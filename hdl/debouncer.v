==> flow/design.v <==
`timescale 1ns / 1ps
module debouncer(
    input wire clk,
    input wire [4:0] buttons,
    output reg [4:0] out
    );
    localparam UPCOUNT = 10000000;
    reg [31:0] count [4:0];
    genvar i;
    generate
        for(i = 0;i < 5; i = i + 1) begin
            always@(posedge clk) begin
                if(out[i] == 0) begin
                    if(count[i] == UPCOUNT) begin
                        if(buttons[i] == 1) begin
                            out[i] <= 1;
                        end else begin
                            out[i] <= 0;
                        end
                    end else begin
                        count[i] <= count[i] + 1;
                        out[i] <= 0;
                    end
                end else begin
                    if(count[i] == 0) begin
                        if(buttons[i] == 0) begin
                            out[i] <= 0;
                        end else begin
                            out[i] <= 1;
                        end
                    end else begin
                        count[i] <= count[i] - 1;
                        out[i] <= 1;
                    end
                end
            end
        end
    endgenerate
endmodule
## Tool chain data of debouncer

What the tools print for debouncer, step after step.
Lines are those of the file above, counted from 1.
Operators carry their Yosys type and port widths (W data, S select, Z words).
Cell names lack the library's common part.
Not given: --

| inputs | value |
|---|---|
| design top | debouncer |
| clock input | clk |
| library | sky130hd |
| library corner | tt_025C_1v80 |

## Word-level counts

Counts by Yosys on the flattened word-level netlist (proc, flatten, opt, wreduce). Print and check cells are left out. Cells with the same type and inputs are merged into one.

| operators by class | value |
|---|---|
| $add $sub $neg | 10 |
| equality and inequality tests | 15 |
| multiplexer cells | 35 |
| reductions and logical operators | 10 |

Operators by type and width:

| kind | count |
|---|---|
| $mux W32 | 15 |
| $add A32 B1 Y32 const B | 5 |
| $sub A32 B1 Y32 const B | 5 |
| $eq A32 B24 Y1 const B | 5 |
| $logic_not A32 Y1 | 5 |
| $ne A2 B2 Y1 const B | 10 |
| $mux W1 | 20 |
| $reduce_and A2 Y1 | 5 |

| storage and ports | value |
|---|---|
| flip-flop bits (word level) | 165 |
| output and inout bits | 5 |

## Depth

Yosys ltp: most cells in a row. Word level: on the elaborated netlist, between registers, memories and ports. Mapped: between sequential cells and ports; inverters and the memories' decode and read muxes count.

| logic depth | value |
|---|---|
| depth after elaboration | 3 |
| ABC_AREA | 0 |
| mapped depth | 11 |
| depth with buffers taken out | 10 |

## After synthesis

The flow's flattened synthesis, as Yosys stat reports it; memories are mapped. The netlist is that of the ABC_AREA named above (0 if unset); the other value can give another one.
The area totals of this step are shown rounded.

| synthesis totals | value |
|---|---|
| standard cells after synthesis | 1331 |
| cell area after synthesis | 13200 µm² |
| area of sequential cells | 4900 µm² |
| flip-flop cells | 165 |
| buffer cells | 16 |

Cells by type:

| cell type | count | area in all (µm²) |
|---|---|---|
| edfxtp_1 | 160 | 4.8E+03 |
| ha_1 | 150 | 1876.8 |
| xnor2_1 | 96 | 840.806 |
| a21o_1 | 97 | 728.198 |
| a21oi_1 | 145 | 725.696 |
| xor2_1 | 49 | 429.162 |
| o21ai_0 | 72 | 360.346 |
| nand2_1 | 90 | 337.824 |
| nor2_1 | 73 | 274.013 |
| nor4_1 | 41 | 256.496 |
| nand3_1 | 33 | 165.158 |
| o21bai_1 | 21 | 157.651 |
| nand4_1 | 23 | 143.888 |
| inv_1 | 36 | 135.13 |
| o21a_1 | 17 | 127.622 |
| a31oi_1 | 17 | 106.352 |
| and3_1 | 16 | 100.096 |
| dfxtp_1 | 5 | 100.096 |

Not listed: further types 52, cells in them 190.

## Path before layout

OpenSTA on the mapped netlist: ideal clock, no wires. The path of least setup slack (recovery checks aside). Input and output delay are each 20% of the period. Register names are those of the netlist, which keeps one name where synthesis merged equal registers.

| path post-synthesis | value |
|---|---|
| path type | reg2reg |
| start | register out[3] |
| end | register count[3][29] |
| clock period | 3450 ps |
| library setup time | 261 ps |
| launch time at the first pin | 0 ps |
| data arrival time | 3441 ps |
| data required time | 3189 ps |
| setup slack | -252 ps |
| path delay | 3702 ps |
| stages on the path | 11 |
| path buffers | 0 |
| synthesis period reached | 3702 ps |

"path delay" is the arrival time less input delay plus setup time.
"stages on the path" counts driving pins, that of a launching flip-flop among them; a cell with two outputs on the path counts twice.
"synthesis period reached" = period - worst setup slack (recovery checks aside). The figure is calculated, with input and output delays left at 20% of the set period.
Between the ends stands the longest chain of elaborated cells between them, by number of cells; it is not shown to be the way that was timed. Of several equally long chains one is given.
A line is the first line of the expression or statement that the cell stems from. Yosys adds cells for indexed reads and writes and turns some case tables into memories.
At most two assigning lines are given for a register; there are more.
Ways into the end's enable are left out, as the timed path ends at the data pin.

| between the ends, post-synthesis | value |
|---|---|
| path through | dfxtp_1 -> ha_1 -> a21o_1 -> o21bai_1 -> o2111ai_2 -> a21oi_2 -> o31a_1 -> a221oi_4 -> o21ai_2 -> o311a_1 -> a311o_1 |
| length of the longest elaborated chain | 1 |

RTL lines, path post-synthesis:

| item | line | text |
|---|---|---|
| from (decl) | 5 | `output reg [4:0] out` |
| from (assign) | 16 | `out[i] <= 1;` |
| from (assign) | 18 | `out[i] <= 0;` |
| $mux W32 | 13 | `if(out[i] == 0) begin` |
| to (assign) | 21 | `count[i] <= count[i] + 1;` |
| to (assign) | 32 | `count[i] <= count[i] - 1;` |
| to (decl) | 8 | `reg [31:0] count [4:0];` |

## Timing after layout

Path of least setup slack in the final report of run A (OpenROAD, finished layout, wires in). Where an end is a register, its clock arrival counts in the times.
The path's times are printed in steps of 10 ps; the period is the one set.

| path after layout | value |
|---|---|
| path type | reg2reg |
| start | register count[0][0] |
| end | register count[0][30] |
| clock period | 3620 ps |
| library setup time | 250 ps |
| launch time at the first pin | 450 ps |
| data arrival time | 3410 ps |
| data required time | 3820 ps |
| setup slack | 410 ps |
| stages on the path | 11 |
| path buffers | 0 |

Between the ends stands the longest chain of elaborated cells between them, by number of cells; it is not shown to be the way that was timed. Of several equally long chains one is given.
Ways into the end's enable are left out, as the timed path ends at the data pin.

| between the ends, after layout | value |
|---|---|
| path through | edfxtp_1 -> fa_1 -> a21o_1 -> a221oi_2 -> a2111oi_1 -> or4_4 -> a31oi_4 -> nor2_1 -> o21ai_2 -> o221ai_1 -> xor2_1 |
| length of the longest elaborated chain | 3 |

RTL lines, path after layout:

| item | line | text |
|---|---|---|
| from (decl) | 8 | `reg [31:0] count [4:0];` |
| from (assign) | 21 | `count[i] <= count[i] + 1;` |
| from (assign) | 32 | `count[i] <= count[i] - 1;` |
| $add A32 B1 Y32 | 21 |  |
| $mux W32 | 14 | `if(count[i] == UPCOUNT) begin` |
| $mux W32 | 13 | `if(out[i] == 0) begin` |
| to (assign) | 21 |  |
| to (assign) | 32 |  |
| to (decl) | 8 |  |

# Flow runs of debouncer

Below are 2 stored runs of the flow (Yosys, OpenROAD; platform sky130hd) on debouncer, each with its settings and what was measured, unordered. Constraints: input delay and output delay 20% of the set period each, output load 0.01 pF.
"achieved period" means the clock period less the worst setup slack. The figure is calculated, with input and output delays left at 20% of the set period.
"time of the worst setup path" means the part of the period allowed to the worst setup path (the constraints hold back 20% at inputs and 20% at outputs) less its slack; where the path has registers, the arrival times of their clocks count too.
By "power consumption" is meant OpenSTA's value without simulated activity: inputs other than the clock are taken to toggle once in ten clock periods, and the tool carries that through the logic.
"time of the worst setup path" is given in steps of 10 ps.
Measured values are rounded.

#### Run A

| setting | value |
|---|---|
| period_ns | `3.62` |
| CORE_UTILIZATION | `45` |
| SETUP_SLACK_MARGIN | `0.26` |
| PLACE_DENSITY_LB_ADDON | `0.14` |
| CORE_ASPECT_RATIO | `1.54` |
| CELL_PAD_IN_SITES_GLOBAL_PLACEMENT | `1` |
| GPL_ROUTABILITY_DRIVEN | `1` |
| CTS_CLUSTER_DIAMETER | `317` |
| CAP_MARGIN | `20` |
| MIN_ROUTING_LAYER | `met2` |
| CORE_MARGIN | `2` |
| SLEW_MARGIN | `20` |

| result | value |
|---|---|
| standard-cell area after layout | 14600 µm² |
| synthesized cell area | 13200 µm² |
| time of the worst setup path | 3210 ps |
| worst path kind | reg2reg |
| full die area | 30700 µm² |
| achieved period | 3206 ps |
| worst setup slack after layout | 414 ps |
| setup TNS | 0 ps |
| worst hold slack | 641 ps |
| utilization of the finished layout | 0.507 |
| power consumption | 15.9 mW |

#### Run B

| setting | value |
|---|---|
| period_ns | `4.22` |
| CORE_UTILIZATION | `49` |
| HOLD_SLACK_MARGIN | `0.22` |
| CORE_MARGIN | `2` |
| CELL_PAD_IN_SITES_GLOBAL_PLACEMENT | `1` |
| TNS_END_PERCENT | `60` |
| ABC_AREA | `0` |
| CTS_CLUSTER_SIZE | `36` |
| CAP_MARGIN | `35` |
| MAX_ROUTING_LAYER | `met5` |
| SLEW_MARGIN | `20` |

| result | value |
|---|---|
| standard-cell area after layout | 14300 µm² |
| synthesized cell area | 13200 µm² |
| time of the worst setup path | 3580 ps |
| worst path kind | reg2reg |
| full die area | 28200 µm² |
| achieved period | 3585 ps |
| worst setup slack after layout | 635 ps |
| setup TNS | 0 ps |
| worst hold slack | 643 ps |
| utilization of the finished layout | 0.547 |
| power consumption | 13.3 mW |
